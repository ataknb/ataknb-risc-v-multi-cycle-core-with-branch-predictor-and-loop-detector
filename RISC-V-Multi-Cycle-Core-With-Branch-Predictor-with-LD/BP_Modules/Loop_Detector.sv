==> flow/design.v <==
module LoopDetector #(
    parameter WIDTH = 32
    )(
    input logic clk,
    input logic rst,
    input logic [WIDTH-1:0]PC_F,
    input logic [WIDTH-1:0]PC_EX,
    input logic [WIDTH-1:0]PC_destination,
    input logic branch_en_F,
    input logic branch_en_EX,
    input logic feedback_from_ALU,
    output logic loop_decision,
    output logic LD_en
    );
    logic [7:0]counter_table[255:0]; 
    logic [8:0]memory_table[255:0]; 
    logic [7:0]temp_counter;
    logic [WIDTH-1:0]comparator_out;
    logic loop_en;
    Kogge_Stone Comparator(
        .in0(PC_destination),
        .in1(PC_F),
        .sub_en(1'b1),
        .out(comparator_out)
    );
    assign loop_en = comparator_out[WIDTH-1];
    int i;
    always_ff @(posedge clk, negedge rst)
    begin
        if(!rst)
        begin
            for(i = 0; i < 256 ; i = i+1)
            begin
                counter_table[i] <= 8'd0;
                memory_table[i] <= {1'd0 , 8'd0};
            end
        end
        else
        begin
            if(loop_en && branch_en_F)
            begin
                counter_table[PC_F[7:0]] <= counter_table[PC_F[7:0]] + 8'd1;
                temp_counter <= counter_table[PC_F[7:0]] + 8'd1;
            end
            else
            begin
                temp_counter <= counter_table[PC_F[7:0]][7:0];
            end
            if(branch_en_EX)
            begin
                if(feedback_from_ALU)
                begin
                    memory_table[PC_EX[7:0]][7:0] <= counter_table[PC_EX][7:0];
                    memory_table[PC_EX[7:0]][8] <= 1'b1;
                end
                else 
                begin
                    memory_table[PC_EX[7:0]][8] <= 1'd0;
                    counter_table[PC_EX[7:0]][7:0] <= 8'd0;
                end
            end
            else 
            begin
            end
        end
    end
    assign LD_en = memory_table[PC_F[7:0]][8];
    assign loop_decision = (LD_en) ? (memory_table[PC_F[7:0]][7:0] - counter_table[PC_F[7:0]] >= 0) ? 1'b1 : 1'b0 : 1'b0;
endmodule
module Kogge_Stone#(
	parameter WIDTH = 32,
	parameter X = 161
	)(
	input logic [WIDTH-1 : 0]in0,
	input logic [WIDTH-1 : 0]in1,
	input logic sub_en, 
	output logic overflow,
	output logic [WIDTH-1 : 0]out
	);
	wire [WIDTH-1 : 0]wire_in0;
	wire [WIDTH-1 : 0]wire_in1;
	wire [X-1:0]wire_prop;
	wire [X-1:0]wire_gen;
	wire [32 : 0]wire_carry;	
	assign wire_carry[0] = sub_en;
	genvar i;
	generate 
		for(i=0 ; i<32 ; i=i+1)begin
			assign wire_in1[i] = in1[i] ^ wire_carry[0];
			assign wire_in0[i] = in0[i];
		end
	endgenerate
	generate 
	for(i=0 ; i<32 ; i=i+1)begin 
		assign wire_prop[i] = wire_in0[i] ^ wire_in1[i];
		assign wire_gen[i] = wire_in1[i] & wire_in0[i];
	end 
	for(i=32 ; i<63 ; i=i+1)begin 
		assign wire_prop[i] = wire_prop[i-31] & wire_prop[i-32];
		assign wire_gen[i] = wire_gen[i-31] | (wire_prop[i-31] & wire_gen[i-32]); 
	end 
endgenerate
    assign wire_prop[63] = wire_prop[33] & wire_prop[0];
    assign wire_gen[63] = wire_gen[33] | (wire_prop[33] & wire_gen[0]);
    generate 
    for(i=64 ; i<93 ; i=i+1)begin 
        assign wire_prop[i] = wire_prop[i-30] & wire_prop[i-32];
        assign wire_gen[i] = wire_gen[i-30] | (wire_prop[i-30] & wire_gen[i-32]);
    end
    endgenerate
    assign wire_prop[93] = wire_prop[65] & wire_prop[0];
    assign wire_gen[93] = wire_gen[65] | (wire_prop[65] & wire_gen[0]);
    assign wire_prop[94] = wire_prop[66] & wire_prop[32];
    assign wire_gen[94] = wire_gen[66] | (wire_prop[66] & wire_gen[32]);
    generate 
        for(i=95 ; i<121 ;i=i+1)begin 
            assign wire_prop[i] = wire_prop[i-28] & wire_prop[i-32];
            assign wire_gen[i] = wire_gen[i-28] | (wire_prop[i-28] & wire_gen[i-32]);
        end
    endgenerate
    assign wire_prop[121] = wire_prop[97] & wire_prop[0];
    assign wire_gen[121] = wire_gen[97] | (wire_prop[97] & wire_gen[0]);
    assign wire_prop[122] = wire_prop[98] & wire_prop[32];
    assign wire_gen[122] = wire_gen[98] | (wire_prop[98] & wire_gen[32]);
    assign wire_prop[123] = wire_prop[99] & wire_prop[63];
    assign wire_gen[123] = wire_gen[99] | (wire_prop[99] & wire_gen[63]);
    assign wire_prop[124] = wire_prop[100] & wire_prop[64];
    assign wire_gen[124] = wire_gen[100] | (wire_prop[100] & wire_gen[64]);
    generate 
    for(i=125 ; i<145 ; i=i+1)begin 
        assign wire_prop[i] = wire_prop[i-24] & wire_prop[i-32];
        assign wire_gen[i] = wire_gen[i-24] | (wire_prop[i-24] & wire_gen[i-32]);
    end 
    endgenerate
    assign wire_prop[145] = wire_prop[129] & wire_prop[0];
    assign wire_gen[145] = wire_gen[129] | (wire_prop[129] & wire_gen[0]);
    assign wire_prop[146] = wire_prop[130] & wire_prop[32];
    assign wire_gen[146] = wire_gen[130] | (wire_prop[130] & wire_gen[32]);
    assign wire_prop[147] = wire_prop[131] & wire_prop[63];
    assign wire_gen[147] = wire_gen[131] | (wire_prop[131] & wire_gen[63]);
    assign wire_prop[148] = wire_prop[132] & wire_prop[64];
    assign wire_gen[148] = wire_gen[132] | (wire_prop[132] & wire_gen[64]);
    assign wire_prop[149] = wire_prop[133] & wire_prop[93];
    assign wire_gen[149] = wire_gen[133] | (wire_prop[133] & wire_gen[93]);
    assign wire_prop[150] = wire_prop[134] & wire_prop[94];
    assign wire_gen[150] = wire_gen[134] | (wire_prop[134] & wire_gen[94]);
    assign wire_prop[151] = wire_prop[135] & wire_prop[95];
    assign wire_gen[151] = wire_gen[135] | (wire_prop[135] & wire_gen[95]);
    assign wire_prop[152] = wire_prop[136] & wire_prop[96];
    assign wire_gen[152] = wire_gen[136] | (wire_prop[136] & wire_gen[96]);
    generate 
    for(i=153 ; i<161 ; i=i+1)begin
        assign wire_prop[i] = wire_prop[i-16] & wire_prop[i-32] ;
        assign wire_gen[i] = wire_gen[i-16] | (wire_prop[i-16] & wire_gen[i-32]);
    end
    endgenerate
	assign wire_carry[1] = wire_gen[0] | (wire_prop[0] & wire_carry[0]);
	assign wire_carry[2] = wire_gen[32] | (wire_prop[32] & wire_carry[0]);
	assign wire_carry[3] = wire_gen[63] | (wire_prop[63] & wire_carry[0]);
	assign wire_carry[4] = wire_gen[64] | (wire_prop[64] & wire_carry[0]);
	assign wire_carry[5] = wire_gen[93] | (wire_prop[93] & wire_carry[0]);
	assign wire_carry[6] = wire_gen[94] | (wire_prop[94] & wire_carry[0]);
	assign wire_carry[7] = wire_gen[95] | (wire_prop[95] & wire_carry[0]);
	assign wire_carry[8] = wire_gen[96] | (wire_prop[96] & wire_carry[0]);
	assign wire_carry[9] = wire_gen[121] | (wire_prop[121] & wire_carry[0]);
	assign wire_carry[10] = wire_gen[122] | (wire_prop[122] & wire_carry[0]);
	assign wire_carry[11] = wire_gen[123] | (wire_prop[123] & wire_carry[0]);
	assign wire_carry[12] = wire_gen[124] | (wire_prop[124] & wire_carry[0]);
	assign wire_carry[13] = wire_gen[125] | (wire_prop[125] & wire_carry[0]);
	assign wire_carry[14] = wire_gen[126] | (wire_prop[126] & wire_carry[0]);
	assign wire_carry[15] = wire_gen[127] | (wire_prop[127] & wire_carry[0]);
	assign wire_carry[16] = wire_gen[128] | (wire_prop[128] & wire_carry[0]);
	generate 
		for(i=145 ; i<161 ; i= i+1)begin 
			assign wire_carry[i-128] = wire_gen[i] | (wire_prop[i] & wire_carry[0]);
		end 
	endgenerate
	wire [31:0]wire_out;
	generate 
		for(i=0 ; i<32 ; i=i+1)begin 
			assign wire_out[i] = wire_carry[i] ^ wire_prop[i];
		end
	endgenerate
	assign out = wire_out;
	wire sign0 = in0[31];
	wire sign1 = in1[31];
	wire sign_out = out[31];
	assign overflow = sub_en ? (!sign0 && sign1) || (sign0 && !sign1) :	(sign0 && sign1) || !(sign0 && sign1);
endmodule
[Tool chain data of LoopDetector]
What the tools print for LoopDetector, step after step.
Line numbers count from 1 in the design file above.
Operators carry their Yosys type and port widths (W data, S select, Z words).
A cell with - has no value.
Design
  top module: LoopDetector
  clock: clk
  cell library: sky130hd
  corner: tt_025C_1v80

[Word-level counts]
Source: Yosys, flattened and elaborated. Widths are those after wreduce. Registers that Yosys merges into a memory's read port (data or address) are not register bits. Print and check cells do not count. Equal cells are merged and count once.
Cells by class
  $add $sub $neg: 2
  $lt $le $gt $ge: 1
  equal/unequal tests: 510
  multiplexer cells: 2054
  bitwise gates (word level): 187
  reduce/logical cells: 515
Operators with widths (count)
  $mux W8: 1281
  $pmux W9 S256: 1
  $eq A8 B8 Y1 const B: 256
  $pmux W8 S256: 1
  $pmux W8 S255: 1
  $eq A8 B7 Y1 const B: 128
  $mux W1: 770
  $reduce_and A3 Y1: 256
  $reduce_and A2 Y1: 256
  $eq A8 B6 Y1 const B: 64
  $eq A8 B5 Y1 const B: 32
  $eq A8 B4 Y1 const B: 16
  $and A1 B1 Y1: 91
  $eq A8 B3 Y1 const B: 8
  $xor A1 B1 Y1: 33
  $not A1 Y1: 32
  $ge A32 B1 Y1 const B: 1
  $eq A8 B2 Y1 const B: 4
  $or A1 B1 Y1: 31
  $eq A8 B1 Y1 const B: 2
  $logic_not A8 Y1: 2
  $sub A8 B8 Y9: 1
  $add A8 B1 Y8 const B: 1
  $logic_and A1 B1 Y1: 1
Bit counts
  flip-flop bits (word level): 4352
  input bits: 101
  output and inout port bits: 2

[Logic depth]
Depth = most cells in a row (Yosys ltp): at word level without a register or memory, in the mapped netlist without a sequential cell, where the memories' decode and read muxes count.
Logic depth
  word-level depth: 21
  ABC_AREA: 0
  mapped depth: 12
  gate-level depth less buffers: 7

[Mapped cells and area]
The flow's flattened synthesis, as Yosys stat reports it; memories are mapped. The netlist is that of the ABC_AREA named above (0 if unset); the other value can give another one.
The area totals of this step are shown rounded.
Cells by type (count)
  sky130_fd_sc_hd__dfrtp_1: 256
  sky130_fd_sc_hd__mux2_2: 258
  sky130_fd_sc_hd__nand2_1: 282
  sky130_fd_sc_hd__a22oi_1: 64
  sky130_fd_sc_hd__clkbuf_1: 83
  sky130_fd_sc_hd__mux4_2: 8
  sky130_fd_sc_hd__nor2_1: 40
  sky130_fd_sc_hd__a22o_1: 14
  sky130_fd_sc_hd__a222oi_1: 12
  sky130_fd_sc_hd__buf_2: 23
  sky130_fd_sc_hd__nor3_1: 22
  sky130_fd_sc_hd__nor4bb_1: 11
  sky130_fd_sc_hd__buf_6: 9
  sky130_fd_sc_hd__nand4_1: 15
  sky130_fd_sc_hd__a21oi_1: 18
  sky130_fd_sc_hd__and2_1: 14
  sky130_fd_sc_hd__nor4b_1: 10
  sky130_fd_sc_hd__a221oi_1: 9
Not listed: further types 51, cells in them 190.
Synthesis totals
  mapped cells: 1338
  chip area (Yosys): 0.01397 mm²
  sequential part of the area: 0.006406 mm²
  flip-flops: 256

[Worst setup path after synthesis]
Path of least setup slack by OpenSTA after synthesis, without wires, with an ideal clock, recovery checks aside; 20% of the period is set as input and as output delay. Where synthesis merged equal registers, the netlist keeps one of their names.
Timing post-synthesis
  path kind: input to output
  start: input PC_F[0]
  end: output loop_decision
  clock period: 4.95 ns
  external input delay: 0.990 ns
  data arrival time: 3.124 ns
  data required time: 3.960 ns
  slack: 0.836 ns
  path delay: 2.134 ns
  stages: 11
  path buffers: 4
  synthesis period reached: 4.114 ns
"path delay" is the arrival time less input delay plus setup time.
At an output port there is no setup time.
"stages": output pins that drive a net of the path, with the launching flip-flop's if there is one; two outputs of one cell count as two.
"synthesis period reached" = period - worst setup slack (recovery checks aside). The figure is calculated, with input and output delays left at 20% of the set period.
Between the ends, post-synthesis
  cell sequence: sky130_fd_sc_hd__buf_6 -> sky130_fd_sc_hd__buf_2 -> sky130_fd_sc_hd__and4b_4 -> sky130_fd_sc_hd__buf_6 -> sky130_fd_sc_hd__nand3_2 -> sky130_fd_sc_hd__nand4_1 -> sky130_fd_sc_hd__or4_1 -> sky130_fd_sc_hd__a2111oi_2 -> sky130_fd_sc_hd__nand4_1 -> sky130_fd_sc_hd__o31a_1 -> sky130_fd_sc_hd__buf_4
RTL lines, path post-synthesis
  start, declared: RTL line 6  | input logic [WIDTH-1:0]PC_F,
  end, declared: RTL line 12  | output logic loop_decision,
No chain of elaborated cells between the ends is given.
Some nets on the timed path still bear RTL names; the line given drives or declares the net.
Nets with RTL names, path post-synthesis
  LD_en: RTL line 67  | assign LD_en = memory_table[PC_F[7:0]][8];

[Timing after layout]
Path of least setup slack in the final report of record 1 (OpenROAD, finished layout, wires in). Where an end is a register, its clock arrival counts in the times.
Timing after layout
  path kind: input to output
  start: input PC_F[3]
  end: output LD_en
  clock period: 5.45 ns
  external input delay: 1.09 ns
  data arrival time: 4.07 ns
  data required time: 4.36 ns
  slack: 0.29 ns
  stages: 10
  path buffers: 3
Between the ends stands the longest chain of elaborated cells between them, by number of cells; it is not shown to be the way that was timed. Of several equally long chains one is given.
Each line given opens the expression or statement behind the cell; cells for indexed reads and writes are added by Yosys, which also makes memories of some case tables.
Between the ends, after layout
  cell sequence: sky130_fd_sc_hd__buf_2 -> sky130_fd_sc_hd__and4bb_4 -> sky130_fd_sc_hd__a222oi_1 -> sky130_fd_sc_hd__o21ai_1 -> sky130_fd_sc_hd__o311ai_1 -> sky130_fd_sc_hd__buf_4 -> sky130_fd_sc_hd__a311oi_1 -> sky130_fd_sc_hd__or4_1 -> sky130_fd_sc_hd__o31a_1 -> sky130_fd_sc_hd__dlymetal6s2s_1
  cells in the longest elaborated chain: 2
RTL lines, path after layout
  start, declared: RTL line 6  | input logic [WIDTH-1:0]PC_F,
  $eq A8 B8 Y1: RTL line 67  | assign LD_en = memory_table[PC_F[7:0]][8];
  $pmux W9 S256: RTL line 67
  end, declared: RTL line 13  | output logic LD_en

Top module LoopDetector; platform sky130hd; tools Yosys and OpenROAD; 2 stored runs in no particular order. Input and output delays are each 20% of the period that was set; the output load is 0.01 pF.
"achieved clock period" is the run's clock period less its worst setup slack. It is reckoned from that one timing run; input and output delays stay at 20% of the period that was set.
"worst setup path time" = time allowed to the worst setup path (clock period - input delay - output delay, where it has them) - its slack; a late launch clock adds to it, a late capture clock takes from it.
"power" rests on the timing tool's default activity at the inputs, not on a simulated workload.
Results are given in rounded form.

Record 1
==> flow/run.sh <==
#!/bin/bash
# the make line also repeats the synthesis and layout settings of config.mk as NAME=value (left out here)
make -C /OpenROAD-flow-scripts/flow DESIGN_CONFIG=/design/flow/config.mk WORK_HOME=/design/flow/orfs CLKGATE_MAP_FILE= finish
==> flow/config.mk <==
export PLATFORM = sky130hd
export DESIGN_NAME = LoopDetector
export DESIGN_NICKNAME = LoopDetector
export VERILOG_FILES = /design/flow/design.v
export SDC_FILE = /design/flow/constraint.sdc
export NUM_CORES = 4
export LEC_CHECK = 0
export CAP_MARGIN = 20
export CORE_MARGIN = 2
export CORE_UTILIZATION = 40
export SLEW_MARGIN = 20
==> flow/constraint.sdc <==
create_clock -name core_clock -period 5.45 [get_ports {clk}]
set_input_delay 1.0900 -clock core_clock [delete_from_list [all_inputs] [get_ports {clk}]]
set_output_delay 1.0900 -clock core_clock [all_outputs]
set_load 0.01 [all_outputs]

==> results of record 1 <==
chip area after synthesis (Yosys): 0.01397 mm²
die area: 0.03644 mm²
standard-cell area of the final layout: 0.01655 mm²
utilization: 0.48
worst setup slack after layout: 0.290 ns
total negative slack: 0.000 ns
power: 4418 uW
achieved clock period: 5.160 ns
worst setup path time: 2.98 ns
worst setup path kind: input to output

Record 2
==> flow/run.sh <==
#!/bin/bash
# the make line also repeats the synthesis and layout settings of config.mk as NAME=value (left out here)
make -C /OpenROAD-flow-scripts/flow DESIGN_CONFIG=/design/flow/config.mk WORK_HOME=/design/flow/orfs CLKGATE_MAP_FILE= finish
==> flow/config.mk <==
export PLATFORM = sky130hd
export DESIGN_NAME = LoopDetector
export DESIGN_NICKNAME = LoopDetector
export VERILOG_FILES = /design/flow/design.v
export SDC_FILE = /design/flow/constraint.sdc
export NUM_CORES = 4
export LEC_CHECK = 0
export CAP_MARGIN = 20
export CELL_PAD_IN_SITES_DETAIL_PLACEMENT = 1
export CORE_MARGIN = 2
export CORE_UTILIZATION = 30
export CTS_CLUSTER_DIAMETER = 390
export GPL_ROUTABILITY_DRIVEN = 1
export MIN_ROUTING_LAYER = met1
export PLACE_DENSITY = 0.91
export SETUP_SLACK_MARGIN = -0.06
export SLEW_MARGIN = 30
==> flow/constraint.sdc <==
create_clock -name core_clock -period 5.41 [get_ports {clk}]
set_input_delay 1.0820 -clock core_clock [delete_from_list [all_inputs] [get_ports {clk}]]
set_output_delay 1.0820 -clock core_clock [all_outputs]
set_load 0.01 [all_outputs]

==> results of record 2 <==
chip area after synthesis (Yosys): 0.01397 mm²
die area: 0.04831 mm²
standard-cell area of the final layout: 0.01686 mm²
utilization: 0.365
worst setup slack after layout: 0.192 ns
total negative slack: 0.000 ns
power: 4876 uW
achieved clock period: 5.218 ns
worst setup path time: 3.05 ns
worst setup path kind: input to output
